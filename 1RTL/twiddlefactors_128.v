==> flow/design.v <==
module twiddlefactors_128 (
    input  wire clk,
    input  wire [5:0] addr,
    output reg signed [15:0] tf_out
  );
  always @ (posedge clk)
    begin
      case (addr)
       6'd0: tf_out <= { 8'sd64, -8'sd0 };
       6'd1: tf_out <= { 8'sd64, -8'sd3 };
       6'd2: tf_out <= { 8'sd64, -8'sd6 };
       6'd3: tf_out <= { 8'sd63, -8'sd9 };
       6'd4: tf_out <= { 8'sd63, -8'sd12 };
       6'd5: tf_out <= { 8'sd62, -8'sd16 };
       6'd6: tf_out <= { 8'sd61, -8'sd19 };
       6'd7: tf_out <= { 8'sd60, -8'sd22 };
       6'd8: tf_out <= { 8'sd59, -8'sd24 };
       6'd9: tf_out <= { 8'sd58, -8'sd27 };
       6'd10: tf_out <= { 8'sd56, -8'sd30 };
       6'd11: tf_out <= { 8'sd55, -8'sd33 };
       6'd12: tf_out <= { 8'sd53, -8'sd36 };
       6'd13: tf_out <= { 8'sd51, -8'sd38 };
       6'd14: tf_out <= { 8'sd49, -8'sd41 };
       6'd15: tf_out <= { 8'sd47, -8'sd43 };
       6'd16: tf_out <= { 8'sd45, -8'sd45 };
       6'd17: tf_out <= { 8'sd43, -8'sd47 };
       6'd18: tf_out <= { 8'sd41, -8'sd49 };
       6'd19: tf_out <= { 8'sd38, -8'sd51 };
       6'd20: tf_out <= { 8'sd36, -8'sd53 };
       6'd21: tf_out <= { 8'sd33, -8'sd55 };
       6'd22: tf_out <= { 8'sd30, -8'sd56 };
       6'd23: tf_out <= { 8'sd27, -8'sd58 };
       6'd24: tf_out <= { 8'sd24, -8'sd59 };
       6'd25: tf_out <= { 8'sd22, -8'sd60 };
       6'd26: tf_out <= { 8'sd19, -8'sd61 };
       6'd27: tf_out <= { 8'sd16, -8'sd62 };
       6'd28: tf_out <= { 8'sd12, -8'sd63 };
       6'd29: tf_out <= { 8'sd9, -8'sd63 };
       6'd30: tf_out <= { 8'sd6, -8'sd64 };
       6'd31: tf_out <= { 8'sd3, -8'sd64 };
       6'd32: tf_out <= { 8'sd0, -8'sd64 };
       6'd33: tf_out <= { -8'sd3, -8'sd64 };
       6'd34: tf_out <= { -8'sd6, -8'sd64 };
       6'd35: tf_out <= { -8'sd9, -8'sd63 };
       6'd36: tf_out <= { -8'sd12, -8'sd63 };
       6'd37: tf_out <= { -8'sd16, -8'sd62 };
       6'd38: tf_out <= { -8'sd19, -8'sd61 };
       6'd39: tf_out <= { -8'sd22, -8'sd60 };
       6'd40: tf_out <= { -8'sd24, -8'sd59 };
       6'd41: tf_out <= { -8'sd27, -8'sd58 };
       6'd42: tf_out <= { -8'sd30, -8'sd56 };
       6'd43: tf_out <= { -8'sd33, -8'sd55 };
       6'd44: tf_out <= { -8'sd36, -8'sd53 };
       6'd45: tf_out <= { -8'sd38, -8'sd51 };
       6'd46: tf_out <= { -8'sd41, -8'sd49 };
       6'd47: tf_out <= { -8'sd43, -8'sd47 };
       6'd48: tf_out <= { -8'sd45, -8'sd45 };
       6'd49: tf_out <= { -8'sd47, -8'sd43 };
       6'd50: tf_out <= { -8'sd49, -8'sd41 };
       6'd51: tf_out <= { -8'sd51, -8'sd38 };
       6'd52: tf_out <= { -8'sd53, -8'sd36 };
       6'd53: tf_out <= { -8'sd55, -8'sd33 };
       6'd54: tf_out <= { -8'sd56, -8'sd30 };
       6'd55: tf_out <= { -8'sd58, -8'sd27 };
       6'd56: tf_out <= { -8'sd59, -8'sd24 };
       6'd57: tf_out <= { -8'sd60, -8'sd22 };
       6'd58: tf_out <= { -8'sd61, -8'sd19 };
       6'd59: tf_out <= { -8'sd62, -8'sd16 };
       6'd60: tf_out <= { -8'sd63, -8'sd12 };
       6'd61: tf_out <= { -8'sd63, -8'sd9 };
       6'd62: tf_out <= { -8'sd64, -8'sd6 };
       6'd63: tf_out <= { -8'sd64, -8'sd3 };
        default:
          begin
            tf_out <= 16'd0;
          end
      endcase
    end
endmodule
# == Tool chain data of twiddlefactors_128 ==
# What the tools print for twiddlefactors_128, step after step.
# Lines are those of the file above, counted from 1.
# Library cell names are shortened.
# Not given: n/a
# inputs
top_module,twiddlefactors_128
clock,clk
cell_library,sky130hd
lib_corner,tt_025C_1v80

# == Elaborated design ==
# Counts by Yosys on the flattened word-level netlist (proc, flatten, opt, wreduce; memories kept). Register bits leave out memories and registers merged into their read ports (data or address); mux counts leave out enables and synchronous resets folded into registers. Print and check cells are left out. Cells with the same type and inputs are merged into one.
# Yosys's memory passes give these memory sizes; they may raise the number of words (mostly to a power of two), join words into wider ones and drop unused or constant bits.
# word_totals
clocked_rd_ports_x_width,16
rom_bits,1024
ff_bits,0
n_memories,1
output_inout_bits,16
elab_cells,1
input_bits,7
# mem_list
memory,words,word_bits,rd,wr,line_no,text
(name not given),64,16,1,0,8,case (addr)

# == Longest topological paths ==
# Depth = most cells in a row (Yosys ltp): at word level without a register or memory, in the mapped netlist without a sequential cell, where the memories' decode and read muxes count.
# logic_depth
depth_word,0
ABC_AREA,0
ltp_mapped,8
depth_no_buf,6

# == Mapped cells and area ==
# Source: synth_stat.txt of the flow (Yosys; design flattened, memories mapped). It holds for the ABC_AREA given above (unset counts as 0); a run with the other value may have another netlist.
# by_type
cell,count,area_total_um2
dfxtp_1,15,300.288
ha_1,8,100.096
a21oi_1,15,75.072
mux2i_1,6,60.058
nand2b_1,7,43.792
a31oi_1,6,37.536
buf_6,3,33.782
nor2b_1,5,31.28
buf_2,6,30.029
buf_4,4,30.029
nor2_1,8,30.029
nand2_1,7,26.275
o21ai_0,5,25.024
or3_1,4,25.024
mux2_2,2,22.522
o211ai_1,3,22.522
nand3_1,4,20.019
inv_1,5,18.768
# Other cell types: 31; their cells: 36.
# mapped
sequential_area_mm2,0.0003003
ff_cells,15
yosys_area_mm2,0.0012224
cells,149
buffers,15

# == Worst setup path after synthesis ==
# Path of least setup slack by OpenSTA after synthesis, without wires, with an ideal clock, recovery checks aside; 20% of the period is set as input and as output delay. Where synthesis merged equal registers, the netlist keeps one of their names.
# synth_timing
path_kind,input to register
startpoint,input addr[1]
endpoint,register tf_out[11]
t_arrival_ns,1.849
launch_ns,0.486
path_buffers,2
path_slack_ns,0.456
setup_ns,0.125
driving_pins,8
input_delay_ns,0.486
t_required_ns,2.305
path_delay_ns,1.488
period_ns,2.43
period_less_setup_slack_ns,1.974
# "path_delay_ns" = arrival - input delay + setup time.
# "driving_pins" counts driving pins, that of a launching flip-flop among them; a cell with two outputs on the path counts twice.
# "period_less_setup_slack_ns" is the clock period less the worst setup slack; recovery checks do not enter. This is arithmetic on one report: input and output delays are still those of the set period (20% each).
# At most two assigning lines are given for a register; there are more.
# synth_via
path_cell_list,buf_2 > inv_1 > ha_1 > buf_2 > mux2i_1 > mux2_2 > o21ai_0 > o41ai_1
# synth_lines
element,line_no,text
"start, declared",3,"input  wire [5:0] addr,"
"end, assigned",9,"6'd0: tf_out <= { 8'sd64, -8'sd0 };"
"end, assigned",10,"6'd1: tf_out <= { 8'sd64, -8'sd3 };"
"end, declared",4,output reg signed [15:0] tf_out
# Chain of elaborated cells between the ends: none given.

# == Path in the finished layout ==
# Path of least setup slack in the final report of flow run 1 (OpenROAD, finished layout, wires in). Where an end is a register, its clock arrival counts in the times.
# layout_timing
path_kind,input to register
startpoint,input addr[0]
endpoint,register tf_out[11]
t_required_ns,2.32
t_arrival_ns,1.78
setup_ns,0.11
period_ns,2.15
path_buffers,1
input_delay_ns,0.43
launch_ns,0.43
driving_pins,7
path_slack_ns,0.54
# At most two assigning lines are given for a register; there are more.
# layout_via
path_cell_list,buf_2 > clkinvlp_4 > ha_4 > mux2i_2 > mux2_4 > o21ai_2 > o41ai_2
# layout_lines
element,line_no,text
"start, declared",3,"input  wire [5:0] addr,"
"end, assigned",9,"6'd0: tf_out <= { 8'sd64, -8'sd0 };"
"end, assigned",10,"6'd1: tf_out <= { 8'sd64, -8'sd3 };"
"end, declared",4,output reg signed [15:0] tf_out
# Chain of elaborated cells between the ends: none given.

==> runs of twiddlefactors_128 <==
Module twiddlefactors_128, platform sky130hd: 2 stored runs of the flow (Yosys, OpenROAD) with differing settings, in no particular order. Input and output delays are each 20% of the period that was set; the output load is 0.01 pF.
"period_less_ws_ns" means the clock period less the worst setup slack. The figure is calculated, with input and output delays left at 20% of the set period.
"worst_path_allowed_less_slack_ns" means the part of the period allowed to the worst setup path (the constraints hold back 20% at inputs and 20% at outputs) less its slack; where the path has registers, the arrival times of their clocks count too.
"design_power_uw" rests on the timing tool's default activity at the inputs, not on a simulated workload.

Flow run 1, flow files:
==> flow/run.sh <==
#!/bin/bash
# the make line also repeats the synthesis and layout settings of config.mk as NAME=value (left out here)
make -C /OpenROAD-flow-scripts/flow DESIGN_CONFIG=/design/flow/config.mk WORK_HOME=/design/flow/orfs CLKGATE_MAP_FILE= finish
==> flow/config.mk <==
export PLATFORM = sky130hd
export DESIGN_NAME = twiddlefactors_128
export DESIGN_NICKNAME = twiddlefactors_128
export VERILOG_FILES = /design/flow/design.v
export SDC_FILE = /design/flow/constraint.sdc
export NUM_CORES = 4
export LEC_CHECK = 0
export CAP_MARGIN = 20
export CORE_MARGIN = 2
export CORE_UTILIZATION = 40
export SETUP_SLACK_MARGIN = 0.52
export SLEW_MARGIN = 20
==> flow/constraint.sdc <==
create_clock -name core_clock -period 2.15 [get_ports {clk}]
set_input_delay 0.4300 -clock core_clock [delete_from_list [all_inputs] [get_ports {clk}]]
set_output_delay 0.4300 -clock core_clock [all_outputs]
set_load 0.01 [all_outputs]

==> results of flow run 1, as CSV <==
result,value
final_hold_ws_ns,0.702
post_route_util_pct,57.9
setup_worst_slack_ns,0.542
yosys.chip_area_mm2,0.0012224
setup_tns_ns,0.000
worst_path_allowed_less_slack_ns,1.18
path_kind,"input to register"
final_die_area_mm2,0.0035141
post_route_stdcell_area_mm2,0.0017242
design_power_uw,820.9
period_less_ws_ns,1.608

Flow run 2, flow files:
==> flow/run.sh <==
#!/bin/bash
# the make line also repeats the synthesis and layout settings of config.mk as NAME=value (left out here)
make -C /OpenROAD-flow-scripts/flow DESIGN_CONFIG=/design/flow/config.mk WORK_HOME=/design/flow/orfs CLKGATE_MAP_FILE= finish
==> flow/config.mk <==
export PLATFORM = sky130hd
export DESIGN_NAME = twiddlefactors_128
export DESIGN_NICKNAME = twiddlefactors_128
export VERILOG_FILES = /design/flow/design.v
export SDC_FILE = /design/flow/constraint.sdc
export NUM_CORES = 4
export LEC_CHECK = 0
export ABC_AREA = 0
export CAP_MARGIN = 20
export CORE_ASPECT_RATIO = 1.12
export CORE_MARGIN = 2
export CORE_UTILIZATION = 53
export CTS_CLUSTER_DIAMETER = 377
export PLACE_DENSITY_LB_ADDON = 0.05
export SETUP_SLACK_MARGIN = 0.32
export SLEW_MARGIN = 20
export TNS_END_PERCENT = 65
==> flow/constraint.sdc <==
create_clock -name core_clock -period 1.41 [get_ports {clk}]
set_input_delay 0.2820 -clock core_clock [delete_from_list [all_inputs] [get_ports {clk}]]
set_output_delay 0.2820 -clock core_clock [all_outputs]
set_load 0.01 [all_outputs]

==> results of flow run 2, as CSV <==
result,value
final_hold_ws_ns,0.583
post_route_util_pct,88.2
setup_worst_slack_ns,-0.015
yosys.chip_area_mm2,0.0012224
setup_tns_ns,-0.015
worst_path_allowed_less_slack_ns,1.14
path_kind,"input to register"
final_die_area_mm2,0.0027073
post_route_stdcell_area_mm2,0.0019469
design_power_uw,1384
period_less_ws_ns,1.425
